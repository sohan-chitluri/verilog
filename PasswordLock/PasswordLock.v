==> flow/design.v <==
module PasswordLock(
    input clk,
    input rst,
    input [15:0] password_input, 
    input enter,
    input reset_pwd,
    output reg locked
);
    reg [15:0] stored_password = 16'd1234;  
    reg [1:0] attempt_count = 0;           
    reg permanently_locked = 0;            
    always @(posedge clk or posedge rst) begin
    if (rst) begin
        attempt_count <= 0;
        locked <= 1;
        permanently_locked <= 0;
        stored_password <= 16'd1234;
    end else if (!permanently_locked) begin
        if (reset_pwd && !locked) begin
            stored_password <= password_input;
            locked <= 1;  
            attempt_count <= 0;
        end else if (enter && locked) begin
            if (password_input == stored_password) begin
                locked <= 0;   
                attempt_count <= 0;
            end else begin
                attempt_count <= attempt_count + 1;
                if (attempt_count >= 2) begin
                    locked <= 1;
                    permanently_locked <= 1;
                end
            end
        end
    end
end
endmodule
# Tool chain data of PasswordLock
# Tool output for the design above, in the order of the flow.
# Lines are those of the file above, counted from 1.
# Operators: Yosys type, input widths -> output width; for muxes data width and select width s.
design:
  top: "PasswordLock"
  clock: "clk"
  library: "sky130hd"
  lib_corner: "tt_025C_1v80"

# After elaboration
# Counts by Yosys on the flattened word-level netlist (proc, flatten, opt, wreduce; memories kept). Register bits leave out memories and registers merged into their read ports (data or address). Print and check cells are left out. Cells with the same type and inputs are merged into one.
classes:
  n_reduce_logical: 8
  cmp: 1
  add_sub_neg: 1
  logic: 1
  n_eq: 1
  mux: 12
ops:
  columns: ["operator", "count"]
  rows:
  - ["$eq 16x16->1", 1]
  - ["$mux 1", 9]
  - ["$mux 2", 3]
  - ["$reduce_and 2->1", 2]
  - ["$reduce_and 3->1", 1]
  - ["$reduce_bool 3->1", 1]
  - ["$logic_and 1x1->1", 2]
  - ["$add 2x1->2 const B", 1]
  - ["$ge 2x2->1 const B", 1]
  - ["$reduce_bool 2->1", 1]
  - ["$not 1->1", 1]
  - ["$logic_not 1->1", 1]
word_totals:
  out_inout_bits: 1
  word_cells: 28
  regBits: 20
  input_bits: 20

# Depth
# Longest topological path by Yosys (ltp), each cell counted once; first at word level (registers and memories cut), then after technology mapping (sequential cells cut; the memories' decode and read muxes count).
depth:
  ltp_word: 6
  ABC_AREA: 1
  ltp_mapped: 11
  depth_no_buf: 11

# Mapped cells and area
# The flow's flattened synthesis, as Yosys stat reports it; memories are mapped. The netlist is that of the ABC_AREA named above (0 if unset); the other value can give another one.
# Totals and module areas in this step are rounded.
types:
  columns: ["cell_type", "count", "type_area_um2"]
  rows:
  - ["sky130_fd_sc_hd__dfrtp_1", 14, 350.336]
  - ["sky130_fd_sc_hd__nand2_1", 74, 277.766]
  - ["sky130_fd_sc_hd__dfstp_2", 6, 157.651]
  - ["sky130_fd_sc_hd__inv_1", 38, 142.637]
  - ["sky130_fd_sc_hd__o21ai_0", 21, 105.101]
  - ["sky130_fd_sc_hd__nor2_1", 10, 37.536]
  - ["sky130_fd_sc_hd__buf_2", 3, 15.014]
  - ["sky130_fd_sc_hd__nand3_1", 3, 15.014]
  - ["sky130_fd_sc_hd__ha_1", 1, 12.512]
  - ["sky130_fd_sc_hd__nor2_2", 2, 12.512]
  - ["sky130_fd_sc_hd__nor2_4", 1, 11.261]
  - ["sky130_fd_sc_hd__nand3_2", 1, 10.01]
  - ["sky130_fd_sc_hd__nand2_2", 1, 6.256]
  - ["sky130_fd_sc_hd__inv_2", 1, 3.754]
mapped:
  buf_cells: 3
  yosys_area_um2: 1160
  seq_area_um2: 508
  ff_cells: 20
  cells: 176

# Path before layout
# Source: OpenSTA report_checks on the synthesized netlist (no wires, ideal clock, input and output delay 20% of the period each), path of least setup slack; recovery checks are left aside. Register names are those of the netlist, which keeps one name where synthesis merged equal registers.
synth_timing:
  path_kind: "register -> register"
  startpoint: "register locked"
  endpoint: "register attempt_count[0]"
  required_time_ns: 1.333
  path_delay_ns: 1.231
  path_stages: 6
  setup_ns: 0.127
  path_slack_ns: 0.229
  arrival_time_ns: 1.104
  tclk_ns: 1.46
  t_first_pin_ns: 0.000
  path_buffers: 0
  synth_period_reached_ns: 1.231
# "path_delay_ns" is the arrival time less input delay plus setup time.
# "path_stages" counts driving pins, that of a launching flip-flop among them; a cell with two outputs on the path counts twice.
# "synth_period_reached_ns" is the clock period less the worst setup slack; recovery checks do not enter. This is arithmetic on one report: input and output delays are still those of the set period (20% each).
# Between the ends stands the longest chain of elaborated cells between them, by number of cells; it is not shown to be the way that was timed. Of several equally long chains one is given.
# A line is the first line of the expression or statement that the cell stems from. Yosys adds cells for indexed reads and writes and turns some case tables into memories.
# A register here has more assigning lines than the two given.
synth_via:
  cell_sequence: "sky130_fd_sc_hd__dfstp_2 > sky130_fd_sc_hd__nor2_1 > sky130_fd_sc_hd__o21ai_0 > sky130_fd_sc_hd__inv_1 > sky130_fd_sc_hd__nand3_1 > sky130_fd_sc_hd__o21ai_0"
  elab_chain_len: 4
  cone_cells: 7
  lines_between: 2
  cone_classes: "mux: 2; reduce/logical: 5"
synth_lines:
  columns: ["element", "line_no", "source"]
  rows:
  - ["start, declared", 7, "output reg locked"]
  - ["start, assigned", 15, "locked <= 1;"]
  - ["start, assigned", 21, "locked <= 1;"]
  - ["$logic_not 1->1", 19, "if (reset_pwd && !locked) begin"]
  - ["$logic_and 1x1->1", 19, null]
  - ["$reduce_bool 2->1", null, null]
  - ["$reduce_and 2->1", null, null]
  - ["end, assigned", 22, "attempt_count <= 0;"]
  - ["end, assigned", 28, "attempt_count <= attempt_count + 1;"]
  - ["end, declared", 10, "reg [1:0] attempt_count = 0;"]

# Worst path after layout
# From the final timing report of run 1: the path of least setup slack in the routed layout; clock arrival at registers is part of the times.
layout_timing:
  path_kind: "register -> output"
  startpoint: "register locked"
  endpoint: "output locked"
  path_slack_ns: 0.65
  required_time_ns: 2.05
  path_buffers: 1
  path_stages: 2
  arrival_time_ns: 1.40
  t_first_pin_ns: 0.30
  tclk_ns: 2.56
  output_delay_ns: 0.51
# A register here has more assigning lines than the two given.
layout_via:
  cell_sequence: "sky130_fd_sc_hd__dfstp_2 > sky130_fd_sc_hd__clkdlybuf4s50_1"
  elab_chain_len: 0
  cone_cells: 0
  lines_between: 0
layout_lines:
  columns: ["element", "line_no", "source"]
  rows:
  - ["start, declared", 7, "output reg locked"]
  - ["start, assigned", 15, "locked <= 1;"]
  - ["start, assigned", 21, "locked <= 1;"]
  - ["end, declared", 7, null]

# Stored flow runs of PasswordLock (2 of them; Yosys, OpenROAD, sky130hd). They differ in their settings and are not a sequence. Constraints: input delay and output delay 20% of the set period each, output load 0.01 pF.
# "design_power_uw" rests on the timing tool's default activity at the inputs, not on a simulated workload.
# Results are given in rounded form.
runs:
  - name: "run 1"
    settings:
      period_ns: 2.56
      CORE_UTILIZATION: 44
      PLACE_DENSITY_LB_ADDON: 0.23
      ABC_AREA: 1
      GPL_ROUTABILITY_DRIVEN: 0
      MAX_ROUTING_LAYER: "met4"
      CAP_MARGIN: 20
      CORE_MARGIN: 2
      SLEW_MARGIN: 20
    results:
      design.die.area_um2: 3060
      finalCellArea_um2: 1420
      yosys_chip_area_um2: 1160
      total_negative_slack_ns: 0.000
      final_setup_ws_ns: 0.651
      design_power_uw: 628
  - name: "run 2"
    settings:
      period_ns: 0.953
      CORE_UTILIZATION: 48
      SETUP_SLACK_MARGIN: 0.18
      PLACE_DENSITY_LB_ADDON: 0.04
      CORE_ASPECT_RATIO: 0.71
      CTS_CLUSTER_SIZE: 98
      CTS_CLUSTER_DIAMETER: 34
      CAP_MARGIN: 15
      CORE_MARGIN: 2
      SLEW_MARGIN: 20
    results:
      design.die.area_um2: 2470
      finalCellArea_um2: 1360
      yosys_chip_area_um2: 1000
      total_negative_slack_ns: -6.94
      final_setup_ws_ns: -0.464
      design_power_uw: 1670
